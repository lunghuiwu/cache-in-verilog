==> flow/design.v <==
module cache(
    clk,
    proc_reset,
    proc_read,
    proc_write,
    proc_addr,
    proc_rdata,
    proc_wdata,
    proc_stall,
    mem_read,
    mem_write,
    mem_addr,
    mem_rdata,
    mem_wdata,
    mem_ready
);
    input          clk;
    input          proc_reset;                   
    input          proc_read, proc_write;        
    input   [29:0] proc_addr;                    
    input   [31:0] proc_wdata;                   
    output         proc_stall;                   
    output  [31:0] proc_rdata;                   
    input  [127:0] mem_rdata;                    
    input          mem_ready;                    
    output         mem_read, mem_write;          
    output  [27:0] mem_addr;                     
    output [127:0] mem_wdata;                    
    parameter WORDLEN = 32;
    parameter BLOCKNUM = 8;
    parameter TAGLEN = 25;
    parameter IDLE = 2'd0;
    parameter COMPARE = 2'd1;
    parameter ALLOCATE = 2'd2;
    parameter WRITEBACK = 2'd3;
    reg     [WORDLEN*4-1:0] cch     [0:BLOCKNUM-1];
    reg     [WORDLEN*4-1:0] cch_nxt [0:BLOCKNUM-1];
    reg     [1:0]           state, state_nxt;
    reg     [TAGLEN-1:0]    tag     [0:BLOCKNUM-1];
    reg     [TAGLEN-1:0]    tag_nxt [0:BLOCKNUM-1];
    reg     valid       [0:BLOCKNUM-1];
    reg     valid_nxt   [0:BLOCKNUM-1];
    reg     dirty       [0:BLOCKNUM-1];
    reg     dirty_nxt   [0:BLOCKNUM-1];
    reg     proc_stall, proc_stall_nxt;
    reg     [31:0]  proc_rdata, proc_rdata_nxt;
    reg     mem_read, mem_read_nxt;
    reg     mem_write, mem_write_nxt;
    reg     [27:0]  mem_addr, mem_addr_nxt;
    reg     [127:0] mem_wdata, mem_wdata_nxt;
    wire    [2:0]   block_now;
    wire    [24:0]  tag_now;
    wire    [1:0]   word_idx;
    integer i;
assign block_now = proc_addr[4:2];
assign tag_now = proc_addr[29:5];
assign word_idx = proc_addr[1:0];
always @(*) begin  
    state_nxt = state;
    case (state)
        IDLE: begin
            if (proc_read || proc_write) begin
                state_nxt = COMPARE;
                proc_stall_nxt = 1;
            end
            else begin
                state_nxt = IDLE;
                proc_stall_nxt = 0;
            end
        end 
        COMPARE: begin
            if (valid[block_now]==1) begin
                if (tag[block_now] == tag_now) begin
                    proc_stall_nxt = 0;
                    state_nxt = IDLE;
                end
                else if (dirty[block_now] == 0) begin
                    proc_stall_nxt = 1;
                    state_nxt = ALLOCATE;
                end
                else begin
                    proc_stall_nxt = 1;
                    state_nxt = WRITEBACK;
                end
            end
            else begin
                proc_stall_nxt = 1;
                state_nxt = ALLOCATE;
            end
        end
        ALLOCATE: begin
            proc_stall_nxt = 1;
            if (mem_ready) begin
                state_nxt = COMPARE;
            end
            else begin
                state_nxt = ALLOCATE;
            end
        end
        WRITEBACK: begin
            proc_stall_nxt = 1;
            if (mem_ready) begin
                state_nxt = ALLOCATE;
            end
            else begin
                state_nxt = WRITEBACK;
            end
        end
        default: begin
            proc_stall_nxt = 0;
            state_nxt = IDLE;
        end
    endcase
end
always @(*) begin
    for(i=0;i<BLOCKNUM;i=i+1) begin
        cch_nxt[i] = cch[i];
        valid_nxt[i] = valid[i];
        tag_nxt[i] = tag[i];
        dirty_nxt[i] = dirty[i];
    end
    proc_rdata_nxt = 0;
    mem_read_nxt = 0;
    mem_write_nxt = 0;
    mem_addr_nxt = 0;
    mem_wdata_nxt = 0;
    case (state)
        IDLE: begin
            tag_nxt[block_now] = tag[block_now];
            dirty_nxt[block_now] = dirty[block_now];
            valid_nxt[block_now] = valid[block_now];
        end
        COMPARE: begin
            if (valid[block_now]==1 && tag[block_now] == tag_now) begin
                if (proc_read && ~proc_write) begin
                    case (word_idx)
                        0: proc_rdata_nxt = cch[block_now][31:0];
                        1: proc_rdata_nxt = cch[block_now][63:32];
                        2: proc_rdata_nxt = cch[block_now][95:64];
                        3: proc_rdata_nxt = cch[block_now][127:96];
                        default: proc_rdata_nxt = 0;
                    endcase
                end
                else if (proc_write && ~proc_read) begin
                    case (word_idx)
                        0: cch_nxt[block_now][31:0] = proc_wdata;
                        1: cch_nxt[block_now][63:32] = proc_wdata;
                        2: cch_nxt[block_now][95:64] = proc_wdata;
                        3: cch_nxt[block_now][127:96] = proc_wdata;
                        default: cch_nxt[block_now] = cch[block_now];
                    endcase
                    valid_nxt[block_now] = valid[block_now];
                    tag_nxt[block_now] = tag_now;
                    dirty_nxt[block_now] = 1;
                end
            end
        end
        ALLOCATE: begin
            if (~mem_ready) begin
                mem_read_nxt = 1;
                mem_write_nxt = 0;
                mem_wdata_nxt = 0;
                mem_addr_nxt = proc_addr[29:2];
            end
            else begin
                tag_nxt[block_now] = tag_now;
                valid_nxt[block_now] = 1;
                dirty_nxt[block_now] = 0;
                cch_nxt[block_now] = mem_rdata;
            end
        end
        WRITEBACK: begin
            if (~mem_ready) begin 
                mem_write_nxt = 1;
                mem_wdata_nxt = cch[block_now];
                mem_addr_nxt = {tag[block_now],block_now};
            end
        end
        default: begin
            tag_nxt[block_now] = tag[block_now];
            valid_nxt[block_now] = valid[block_now];
            dirty_nxt[block_now] = dirty[block_now];
        end
    endcase
end
always@( posedge clk ) begin
    if( proc_reset ) begin
        state   <= IDLE;
        for (i = 0; i<BLOCKNUM; i=i+1) begin
            cch[i]      <= 0;
            tag[i]      <= 0;
            valid[i]    <= 0;
            dirty[i]    <= 0;
        end
        proc_stall      <= 0;
        proc_rdata      <= 0;
        mem_read        <= 0;
        mem_write       <= 0;
        mem_addr        <= 0;
        mem_wdata       <= 0;
    end
    else begin
        state   <= state_nxt;
        for (i = 0; i<BLOCKNUM; i=i+1) begin
            cch[i]      <= cch_nxt[i];
            tag[i]      <= tag_nxt[i];
            valid[i]    <= valid_nxt[i];
            dirty[i]    <= dirty_nxt[i];
        end
        proc_rdata      <= proc_rdata_nxt;
        mem_read        <= mem_read_nxt;
        mem_write       <= mem_write_nxt;
        mem_addr        <= mem_addr_nxt;
        mem_wdata       <= mem_wdata_nxt;
        proc_stall      <= proc_stall_nxt;
    end
end
endmodule
Reports on cache
Tool output for the design above, in the order of the flow.
Lines are those of the file above, counted from 1.
Operators carry their Yosys type and port widths (W data, S select, Z words).
Cell names lack the library's common part.
{"block": "design", "design": "cache", "clock": "clk", "library": "sky130hd", "lib_corner": "tt_025C_1v80"}

Word level
Source: Yosys, flattened and elaborated. Widths are those after wreduce. Registers that Yosys merges into a memory's read port (data or address) are not register bits. Print and check cells do not count.
{"block": "bits", "romBits": 0, "elab_cells": 520, "in_bits": 195, "out_inout_bits": 191, "regBits": 1433, "latch_bits": 0, "clocked_rd_ports_x_width": 0, "mem_count": 0, "mem_bits_rw": 0}
{"block": "classes", "n_logic": 4, "n_eq": 79, "muxes": 293, "n_reduce_logical": 81, "div_mod_pow": 0, "add_sub_neg": 0, "n_mul": 0, "shift": 0, "n_cmp": 0}
{"block": "ops", "operator": "$mux W128", "count": 41}
{"block": "ops", "operator": "$pmux W128 S2", "count": 9}
{"block": "ops", "operator": "$mux W32", "count": 42}
{"block": "ops", "operator": "$mux W25", "count": 43}
{"block": "ops", "operator": "$pmux W128 S8", "count": 1}
{"block": "ops", "operator": "$pmux W25 S3", "count": 8}
{"block": "ops", "operator": "$pmux W25 S2", "count": 8}
{"block": "ops", "operator": "$reduce_and A8 Y1", "count": 40}
{"block": "ops", "operator": "$pmux W25 S8", "count": 1}
{"block": "ops", "operator": "$pmux W25 S7", "count": 1}
{"block": "ops", "operator": "$pmux W32 S4", "count": 1}
{"block": "ops", "operator": "$mux W1", "count": 99}
{"block": "ops", "operator": "$ne A3 B3 Y1 const B", "count": 32}
{"block": "ops", "operator": "$reduce_and A6 Y1", "count": 16}
{"block": "ops", "operator": "$pmux W28 S3", "count": 1}
{"block": "ops", "operator": "$ne A2 B2 Y1 const B", "count": 32}
{"block": "ops", "operator": "$pmux W32 S2", "count": 1}
{"block": "ops", "operator": "$reduce_or A7 Y1", "count": 8}
{"block": "ops", "operator": "$mux W28", "count": 2}
{"block": "ops", "operator": "$pmux W1 S3", "count": 17}
{"block": "ops", "operator": "$eq A25 B25 Y1", "count": 2}
{"block": "ops", "operator": "$reduce_or A3 Y1", "count": 7}
{"block": "ops", "operator": "$pmux W1 S2", "count": 10}
{"block": "ops", "operator": "$pmux W1 S8", "count": 2}
{"block": "ops", "operator": "$pmux W1 S7", "count": 2}
{"block": "ops", "operator": "$eq A3 B3 Y1 const B", "count": 4}
{"block": "ops", "operator": "$eq A2 B2 Y1 const B", "count": 4}
{"block": "ops", "operator": "$pmux W2 S4", "count": 1}
Other operator kinds: 10; their cells: 22.

Longest topological paths
Longest topological path by Yosys (ltp), each cell counted once; first at word level (registers and memories cut), then after technology mapping (sequential cells cut; the memories' decode and read muxes count).
{"block": "depth", "word_depth": 13, "ABC_AREA": 0, "ltp_mapped": 18}

Mapped cells and area
Yosys stat after the flow's synthesis: flattened, memories mapped to cells. It holds for the ABC_AREA given above (unset counts as 0); a run with the other value may have another netlist.
{"block": "synth_totals", "ff_cells": 1435, "cells": 5532, "yosys_area_um2": 56653.1, "buf_cells": 518}
{"block": "types", "cell_type": "dfxtp_1", "count": 1435, "area_total_um2": 2.87E+04}
{"block": "types", "cell_type": "a22o_1", "count": 1118, "area_total_um2": 9.79E+03}
{"block": "types", "cell_type": "mux2_2", "count": 155, "area_total_um2": 1.75E+03}
{"block": "types", "cell_type": "clkbuf_1", "count": 417, "area_total_um2": 1.57E+03}
{"block": "types", "cell_type": "mux2i_1", "count": 146, "area_total_um2": 1.46E+03}
{"block": "types", "cell_type": "nor2_1", "count": 373, "area_total_um2": 1.4E+03}
{"block": "types", "cell_type": "nand2_1", "count": 331, "area_total_um2": 1.24E+03}
{"block": "types", "cell_type": "a21oi_1", "count": 225, "area_total_um2": 1126.08}
{"block": "types", "cell_type": "nor2b_1", "count": 160, "area_total_um2": 1000.96}
{"block": "types", "cell_type": "o21ai_0", "count": 200, "area_total_um2": 1000.96}
{"block": "types", "cell_type": "mux4_2", "count": 39, "area_total_um2": 878.342}
{"block": "types", "cell_type": "o22ai_1", "count": 123, "area_total_um2": 769.488}
{"block": "types", "cell_type": "a221oi_1", "count": 81, "area_total_um2": 709.43}
{"block": "types", "cell_type": "a22oi_1", "count": 92, "area_total_um2": 690.662}
{"block": "types", "cell_type": "nor3_1", "count": 102, "area_total_um2": 510.49}
{"block": "types", "cell_type": "a21boi_0", "count": 45, "area_total_um2": 337.824}
{"block": "types", "cell_type": "mux2_1", "count": 27, "area_total_um2": 304.042}
{"block": "types", "cell_type": "a211oi_1", "count": 40, "area_total_um2": 300.288}
Not listed: further types 57, cells in them 423.

Timing after synthesis
Source: OpenSTA report_checks on the synthesized netlist (no wires, ideal clock, input and output delay 20% of the period each), path of least setup slack; recovery checks are left aside. Register names are those of the netlist, which keeps one name where synthesis merged equal registers.
{"block": "synth_timing", "path_kind": "input port to flip-flop", "start": "input proc_addr[2]", "end": "register tag[7][16]", "tclk_ns": 5.79, "delay_ns": 3.630, "arrival_ns": 4.667, "required_ns": 5.669, "n_path_buf": 6, "in_delay_ns": 1.158, "driving_pins": 15, "slack_ns": 1.002, "t_first_pin_ns": 1.158, "synth_period_reached_ns": 4.788}
"delay_ns" = arrival - input delay + setup time.
"driving_pins": output pins that drive a net of the path, with the launching flip-flop's if there is one; two outputs of one cell count as two.
"synth_period_reached_ns" = period - worst setup slack (recovery checks aside). The figure is calculated, with input and output delays left at 20% of the set period.
Between the ends stands the longest chain of elaborated cells between them, by number of cells; it is not shown to be the way that was timed. Of several equally long chains one is given.
A line is the first line of the expression or statement that the cell stems from. Yosys adds cells for indexed reads and writes and turns some case tables into memories.
{"block": "synth_via", "path_cell_list": "buf_2 > clkinv_1 > nor2_1 > clkbuf_1 > a22oi_1 > o211a_1 > xnor2_1 > or4_1 > clkbuf_1 > or4_1 > buf_2 > buf_6 > a21oi_4 > buf_4 > mux2_2", "elab_chain_len": 7}
{"block": "synth_lines", "element": "start: declaration", "line": 20, "text": "input   [29:0] proc_addr;"}
{"block": "synth_lines", "element": "$eq A3 B3 Y1", "line": 153, "text": "tag_nxt[block_now] = tag_now;"}
{"block": "synth_lines", "element": "$reduce_or A7 Y1"}
{"block": "synth_lines", "element": "$pmux W25 S2", "line": 153}
{"block": "synth_lines", "element": "$mux W25", "line": 144, "text": "else if (proc_write && ~proc_read) begin"}
{"block": "synth_lines", "element": "$mux W25", "line": 135, "text": "if (proc_read && ~proc_write) begin"}
{"block": "synth_lines", "element": "$mux W25", "line": 134, "text": "if (valid[block_now]==1 && tag[block_now] == tag_now) begin"}
{"block": "synth_lines", "element": "$pmux W25 S3", "line": 127, "text": "case (state)"}
{"block": "synth_lines", "element": "end: assignment", "line": 191, "text": "tag[i]      <= 0;"}
{"block": "synth_lines", "element": "end: assignment", "line": 206, "text": "tag[i]      <= tag_nxt[i];"}
{"block": "synth_lines", "element": "end: declaration", "line": 39, "text": "reg     [TAGLEN-1:0]    tag     [0:BLOCKNUM-1];"}

Path in the finished layout
Path of least setup slack in the final report of record 1 (OpenROAD, finished layout, wires in). Where an end is a register, its clock arrival counts in the times.
{"block": "layout_timing", "path_kind": "input port to flip-flop", "start": "input proc_addr[3]", "end": "register proc_rdata[17]", "required_ns": 6.42, "arrival_ns": 5.52, "tclk_ns": 5.69, "in_delay_ns": 1.14, "n_path_buf": 3, "t_first_pin_ns": 1.14, "slack_ns": 0.90, "driving_pins": 12}
Between the ends stands the longest chain of elaborated cells between them, by number of cells; it is not shown to be the way that was timed. Of several equally long chains one is given.
{"block": "layout_via", "path_cell_list": "buf_8 > buf_4 > and2_1 > nand2_1 > a31oi_1 > xnor2_1 > nand2_1 > or4_1 > or4_1 > or4_2 > buf_4 > a211oi_2", "elab_chain_len": 7}
{"block": "layout_lines", "element": "start: declaration", "line": 20, "text": "input   [29:0] proc_addr;"}
{"block": "layout_lines", "element": "$eq A3 B3 Y1", "line": 134, "text": "if (valid[block_now]==1 && tag[block_now] == tag_now) begin"}
{"block": "layout_lines", "element": "$pmux W25 S8", "line": 134}
{"block": "layout_lines", "element": "$mux W25", "line": 127, "text": "case (state)"}
{"block": "layout_lines", "element": "$eq A25 B25 Y1", "line": 134}
{"block": "layout_lines", "element": "$logic_and A1 B1 Y1", "line": 134}
{"block": "layout_lines", "element": "$mux W32", "line": 134}
{"block": "layout_lines", "element": "$pmux W32 S2", "line": 127}
{"block": "layout_lines", "element": "end: assignment", "line": 196, "text": "proc_rdata      <= 0;"}
{"block": "layout_lines", "element": "end: assignment", "line": 210, "text": "proc_rdata      <= proc_rdata_nxt;"}
{"block": "layout_lines", "element": "end: declaration", "line": 23, "text": "output  [31:0] proc_rdata;"}

Subject: flow runs of cache

Hi,

Measured results for cache: 2 stored runs of the Yosys and OpenROAD flow on sky130hd. The settings differ; the order carries no meaning. The constraints put input and output delay at 20% of the set period each and load the outputs with 0.01 pF.
"achieved_period_ns": clock period set for the run, less the worst setup slack. It is reckoned from that one timing run; input and output delays stay at 20% of the period that was set.
"critical_path_time_ns" = time allowed to the worst setup path (clock period - input delay - output delay, where it has them) - its slack; a late launch clock adds to it, a late capture clock takes from it.
"power.total_uw": no workload was simulated; the value follows from the tool's default switching activity.

Record 1
==> flow/run.sh <==
#!/bin/bash
# the make line also repeats the synthesis and layout settings of config.mk as NAME=value (left out here)
make -C /OpenROAD-flow-scripts/flow DESIGN_CONFIG=/design/flow/config.mk WORK_HOME=/design/flow/orfs CLKGATE_MAP_FILE= finish
==> flow/config.mk <==
export PLATFORM = sky130hd
export DESIGN_NAME = cache
export DESIGN_NICKNAME = cache
export VERILOG_FILES = /design/flow/design.v
export SDC_FILE = /design/flow/constraint.sdc
export NUM_CORES = 4
export LEC_CHECK = 0
export CAP_MARGIN = 20
export CORE_MARGIN = 2
export CORE_UTILIZATION = 29
export SLEW_MARGIN = 20
==> flow/constraint.sdc <==
create_clock -name core_clock -period 5.69 [get_ports {clk}]
set_input_delay 1.1380 -clock core_clock [delete_from_list [all_inputs] [get_ports {clk}]]
set_output_delay 1.1380 -clock core_clock [all_outputs]
set_load 0.01 [all_outputs]

==> results of record 1, as JSON <==
{
  "synthArea_um2": 56653.1,
  "dieArea_um2": 198907.0,
  "finalCellArea_um2": 69651.8,
  "utilization_pct": 35.8,
  "worst_setup_slack_ns": 0.899,
  "timing.setup.tns_ns": 0.000,
  "timing.hold.ws_ns": 0.464,
  "power.total_uw": 25179,
  "achieved_period_ns": 4.791,
  "critical_path_time_ns": 3.65,
  "timing.worst_path_kind": "input port to flip-flop"
}

Record 2
==> flow/run.sh <==
#!/bin/bash
# the make line also repeats the synthesis and layout settings of config.mk as NAME=value (left out here)
make -C /OpenROAD-flow-scripts/flow DESIGN_CONFIG=/design/flow/config.mk WORK_HOME=/design/flow/orfs CLKGATE_MAP_FILE= finish
==> flow/config.mk <==
export PLATFORM = sky130hd
export DESIGN_NAME = cache
export DESIGN_NICKNAME = cache
export VERILOG_FILES = /design/flow/design.v
export SDC_FILE = /design/flow/constraint.sdc
export NUM_CORES = 4
export LEC_CHECK = 0
export ABC_AREA = 1
export CAP_MARGIN = 20
export CELL_PAD_IN_SITES_GLOBAL_PLACEMENT = 1
export CORE_MARGIN = 2
export CORE_UTILIZATION = 21
export CTS_CLUSTER_SIZE = 26
export GPL_TIMING_DRIVEN = 1
export HOLD_SLACK_MARGIN = -0.03
export MAX_ROUTING_LAYER = met5
export MIN_ROUTING_LAYER = met2
export SLEW_MARGIN = 20
export TNS_END_PERCENT = 15
==> flow/constraint.sdc <==
create_clock -name core_clock -period 3.65 [get_ports {clk}]
set_input_delay 0.7300 -clock core_clock [delete_from_list [all_inputs] [get_ports {clk}]]
set_output_delay 0.7300 -clock core_clock [all_outputs]
set_load 0.01 [all_outputs]

==> results of record 2, as JSON <==
{
  "synthArea_um2": 67103.1,
  "dieArea_um2": 324074.0,
  "finalCellArea_um2": 85607.1,
  "utilization_pct": 26.9,
  "worst_setup_slack_ns": 0.237,
  "timing.setup.tns_ns": 0.000,
  "timing.hold.ws_ns": 0.167,
  "power.total_uw": 50137,
  "achieved_period_ns": 3.413,
  "critical_path_time_ns": 2.68,
  "timing.worst_path_kind": "input port to flip-flop"
}

Regards
